==> flow/design.v <==
`timescale 1ns / 1ps
module seq_multiplier #(
    parameter W = 4
)(
    input  wire             clk,
    input  wire             rst,     
    input  wire [W-1:0]     A,
    input  wire [W-1:0]     B,
    output reg  [2*W-1:0]   P
);
    reg [W-1:0]     b_reg;
    reg [2*W-1:0]   accum, a_ext;
    reg [$clog2(W+1)-1:0] count;
    reg             run;
    always @(posedge clk) begin
        if (rst) begin
            P     <= {2*W{1'b0}};
            run   <= 1'b0;
            accum <= {2*W{1'b0}};
            a_ext <= {2*W{1'b0}};
            b_reg <= {W{1'b0}};
            count <= {($clog2(W+1)){1'b0}};
        end else begin
            if (!run) begin
                a_ext <= {{W{1'b0}}, A};   
                b_reg <= B;
                accum <= {2*W{1'b0}};
                count <= W[$clog2(W+1)-1:0];
                run   <= 1'b1;
            end else begin
                if (b_reg[0]) accum <= accum + a_ext;
                a_ext <= a_ext << 1;
                b_reg <= b_reg >> 1;
                if (count == 1) begin
                    P    <= b_reg[0] ? (accum + a_ext) : accum; 
                    run  <= 1'b0;
                end
                count <= count - 1'b1;
            end
        end
    end
endmodule
`timescale 1ns/1ps
module top_seq_multiplier (
    input  wire        clk,       
    input  wire [7:0]  sw,        
    output wire [7:0]  led,       
    output wire [3:0]  an,
    output wire        dp
);
    wire [7:0] P;
    seq_multiplier #(.W(4)) u_mul (
        .clk(clk),
        .rst(1'b0),
        .A(sw[3:0]),
        .B(sw[7:4]),
        .P(P)
    );
    assign led = P; 
    assign an = 4'b1111;
    assign dp = 1'b1;
endmodule
# From RTL to reports: top_seq_multiplier
# The steps from the RTL of top_seq_multiplier to its reports follow in flow order.
# Lines are those of the file above, counted from 1.
# Operators carry their Yosys type and port widths (W data, S select, Z words).
# Library cell names are shortened.
setup:
  top: "top_seq_multiplier"
  clk_port: "clk"
  cell_library: "sky130hd"
  corner: "tt_025C_1v80"

# Word level
# Counts by Yosys on the flattened word-level netlist (proc, flatten, opt, wreduce; memories kept). Register bits leave out memories and registers merged into their read ports (data or address). Print and check cells are left out. Cells with the same type and inputs are merged into one.
classes:
  eq_ne: 1
  reduce_and_logical: 1
  multipliers: 0
  mux: 4
  bitwise: 0
  addsub: 2
  div: 0
  compare: 0
  shifts: 0
op_table:
  columns: ["op", "n"]
  rows:
  - ["$add A8 B8 Y8", 1]
  - ["$mux W8", 1]
  - ["$mux W4", 1]
  - ["$sub A3 B1 Y3 const B", 1]
  - ["$eq A3 B1 Y1 const B", 1]
  - ["$mux W3", 1]
  - ["$reduce_and A2 Y1", 1]
  - ["$mux W1", 1]
bits:
  out_inout_bits: 13
  clocked_rd_ports_x_width: 0
  latchBits: 0
  ff_bits: 32
  word_cells: 17
  mem_bits_ro: 0
  memories: 0
  ramBits: 0

# Longest topological paths
# Longest topological path by Yosys (ltp), each cell counted once; first at word level (registers and memories cut), then after technology mapping (sequential cells cut; the memories' decode and read muxes count).
logic_depth:
  word_depth: 2
  ABC_AREA: 0
  ltp_mapped: 8
  ltp_nobuf: 8

# Netlist
# Yosys stat after the flow's synthesis: flattened, memories mapped to cells. It holds for the ABC_AREA given above (unset counts as 0); a run with the other value may have another netlist.
types:
  columns: ["cell", "n", "type_area_um2"]
  rows:
  - ["dfxtp_1", 24, 480.461]
  - ["edfxtp_1", 8, 240.23]
  - ["ha_1", 9, 112.608]
  - ["mux2_2", 8, 90.086]
  - ["and2_1", 9, 56.304]
  - ["buf_4", 5, 37.536]
  - ["nor2b_1", 6, 37.536]
  - ["a21oi_1", 6, 30.029]
  - ["inv_1", 8, 30.029]
  - ["mux2i_1", 3, 30.029]
  - ["a211oi_4", 1, 20.019]
  - ["fa_1", 1, 20.019]
  - ["nor3_1", 4, 20.019]
  - ["nor3_2", 2, 20.019]
  - ["nand2_1", 5, 18.768]
  - ["xnor2_1", 2, 17.517]
  - ["xor2_1", 2, 17.517]
  - ["a21o_1", 2, 15.014]
# Other cell types: 16; their cells: 22.
mapped:
  yosys_area_um2: 1425.1
  seq_area_um2: 720.7
  flip_flops: 32
  cells: 127
  buffers: 8
# The figures by module come from a second, unflattened synthesis with its own total; it is not the netlist above.
hier_totals:
  cells_unflattened: 147
  area_unflattened_um2: 1401.3
# Rows give one instance, submodules left out.
by_module:
  columns: ["mod", "instances", "mod_area_um2", "seq_area_um2", "cells"]
  rows:
  - ["seq_multiplier (W=4)", 1, 1356.3, 640.6, 140]
  - ["top_seq_multiplier", 1, 45.0, 0.0, 7]

# Path before layout
# OpenSTA on the mapped netlist: ideal clock, no wires. The path of least setup slack (recovery checks aside). Input and output delay are each 20% of the period. Register names are those of the netlist, which keeps one name where synthesis merged equal registers.
synth_path:
  path_type: "flip-flop to flip-flop"
  startpoint: "reg u_mul.a_ext[0]"
  endpoint: "reg u_mul.P[6]"
  path_slack_ps: 968
  driving_pins: 9
  launch_ps: 0
  clock_period_ps: 2850
  n_path_buf: 0
  path_delay_ps: 1882
  required_ps: 2590
  arrival_ps: 1622
  period_less_setup_slack_ps: 1882
# "path_delay_ps" = arrival - input delay + setup time.
# "driving_pins" counts driving pins, that of a launching flip-flop among them; a cell with two outputs on the path counts twice.
# "period_less_setup_slack_ps" = period - worst setup slack (recovery checks aside). The figure is calculated, with input and output delays left at 20% of the set period.
# Between the ends stands the longest chain of elaborated cells between them, by number of cells; it is not shown to be the way that was timed. Of several equally long chains one is given.
# Each line given opens the expression or statement behind the cell; cells for indexed reads and writes are added by Yosys, which also makes memories of some case tables.
# At most two assigning lines are given for a register; there are more.
synth_between:
  path_cell_list: "dfxtp_1 > ha_1 > inv_1 > fa_1 > nor2b_1 > o21ai_1 > a21oi_1 > mux2i_1 > nand2_1"
  elab_chain_len: 2
synth_lines:
  columns: ["item", "line_no", "rtl"]
  rows:
  - ["from (decl)", 12, "reg [2*W-1:0]   accum, a_ext;"]
  - ["from (assign)", 25, "a_ext <= {{W{1'b0}}, A};"]
  - ["from (assign)", 32, "a_ext <= a_ext << 1;"]
  - ["$add A8 B8 Y8", 35, "P    <= b_reg[0] ? (accum + a_ext) : accum;"]
  - ["$mux W8", 35, null]
  - ["to (assign)", 17, "P     <= {2*W{1'b0}};"]
  - ["to (assign)", 35, null]
  - ["to (decl)", 9, "output reg  [2*W-1:0]   P"]

# Timing after layout
# From the final timing report of run 1: the path of least setup slack in the routed layout; clock arrival at registers is part of the times.
# The path's times are printed in steps of 10 ps; the period is the one set.
layout_path:
  path_type: "flip-flop to flip-flop"
  startpoint: "reg u_mul.accum[0]"
  endpoint: "reg u_mul.P[4]"
  n_path_buf: 0
  clock_period_ps: 1840
  required_ps: 1940
  launch_ps: 330
  arrival_ps: 1870
  path_slack_ps: 60
  driving_pins: 9
# Between the ends stands the longest chain of elaborated cells between them, by number of cells; it is not shown to be the way that was timed. Of several equally long chains one is given.
# At most two assigning lines are given for a register; there are more.
layout_between:
  path_cell_list: "dfxtp_2 > ha_4 > inv_2 > fa_2 > nor2b_2 > o21ai_2 > a21oi_1 > nor3_2 > or2_1"
  elab_chain_len: 2
layout_lines:
  columns: ["item", "line_no", "rtl"]
  rows:
  - ["from (decl)", 12, "reg [2*W-1:0]   accum, a_ext;"]
  - ["from (assign)", 19, "accum <= {2*W{1'b0}};"]
  - ["from (assign)", 31, "if (b_reg[0]) accum <= accum + a_ext;"]
  - ["$add A8 B8 Y8", 35, "P    <= b_reg[0] ? (accum + a_ext) : accum;"]
  - ["$mux W8", 35, null]
  - ["to (assign)", 17, "P     <= {2*W{1'b0}};"]
  - ["to (assign)", 35, null]
  - ["to (decl)", 9, "output reg  [2*W-1:0]   P"]

--- measured runs ---
Design top_seq_multiplier on sky130hd. What follows are 2 stored runs of the flow, each under its own settings; their order means nothing. The constraints put input and output delay at 20% of the set period each and load the outputs with 0.01 pF.

--- run 1 ---
==> flow/run.sh <==
#!/bin/bash
# the make line also repeats the synthesis and layout settings of config.mk as NAME=value (left out here)
make -C /OpenROAD-flow-scripts/flow DESIGN_CONFIG=/design/flow/config.mk WORK_HOME=/design/flow/orfs CLKGATE_MAP_FILE= finish
==> flow/config.mk <==
export PLATFORM = sky130hd
export DESIGN_NAME = top_seq_multiplier
export DESIGN_NICKNAME = top_seq_multiplier
export VERILOG_FILES = /design/flow/design.v
export SDC_FILE = /design/flow/constraint.sdc
export NUM_CORES = 4
export LEC_CHECK = 0
export CAP_MARGIN = 20
export CORE_MARGIN = 2
export CORE_UTILIZATION = 40
export SLEW_MARGIN = 20
==> flow/constraint.sdc <==
create_clock -name core_clock -period 1.84 [get_ports {clk}]
set_input_delay 0.3680 -clock core_clock [delete_from_list [all_inputs] [get_ports {clk}]]
set_output_delay 0.3680 -clock core_clock [all_outputs]
set_load 0.01 [all_outputs]

==> results, as YAML <==
results:
  dieArea_um2: 4056.4
  fin_ws_ps: 61
  synthesis_area_um2: 1425.1
  setupTns_ps: 0
  util_pct: 51.8
  final_cell_area_um2: 1756.7
  hold_worst_slack_ps: 452

--- run 2 ---
==> flow/run.sh <==
#!/bin/bash
# the make line also repeats the synthesis and layout settings of config.mk as NAME=value (left out here)
make -C /OpenROAD-flow-scripts/flow DESIGN_CONFIG=/design/flow/config.mk WORK_HOME=/design/flow/orfs CLKGATE_MAP_FILE= finish
==> flow/config.mk <==
export PLATFORM = sky130hd
export DESIGN_NAME = top_seq_multiplier
export DESIGN_NICKNAME = top_seq_multiplier
export VERILOG_FILES = /design/flow/design.v
export SDC_FILE = /design/flow/constraint.sdc
export NUM_CORES = 4
export LEC_CHECK = 0
export ABC_AREA = 0
export CAP_MARGIN = 20
export CORE_MARGIN = 2
export CORE_UTILIZATION = 59
export MIN_ROUTING_LAYER = met1
export PLACE_DENSITY_LB_ADDON = 0.23
export SLEW_MARGIN = 20
export TNS_END_PERCENT = 35
==> flow/constraint.sdc <==
create_clock -name core_clock -period 1.57 [get_ports {clk}]
set_input_delay 0.3140 -clock core_clock [delete_from_list [all_inputs] [get_ports {clk}]]
set_output_delay 0.3140 -clock core_clock [all_outputs]
set_load 0.01 [all_outputs]

==> results, as YAML <==
results:
  dieArea_um2: 2824.4
  fin_ws_ps: -304
  synthesis_area_um2: 1425.1
  setupTns_ps: -2045
  util_pct: 80.2
  final_cell_area_um2: 1809.2
  hold_worst_slack_ps: 447
--- end ---
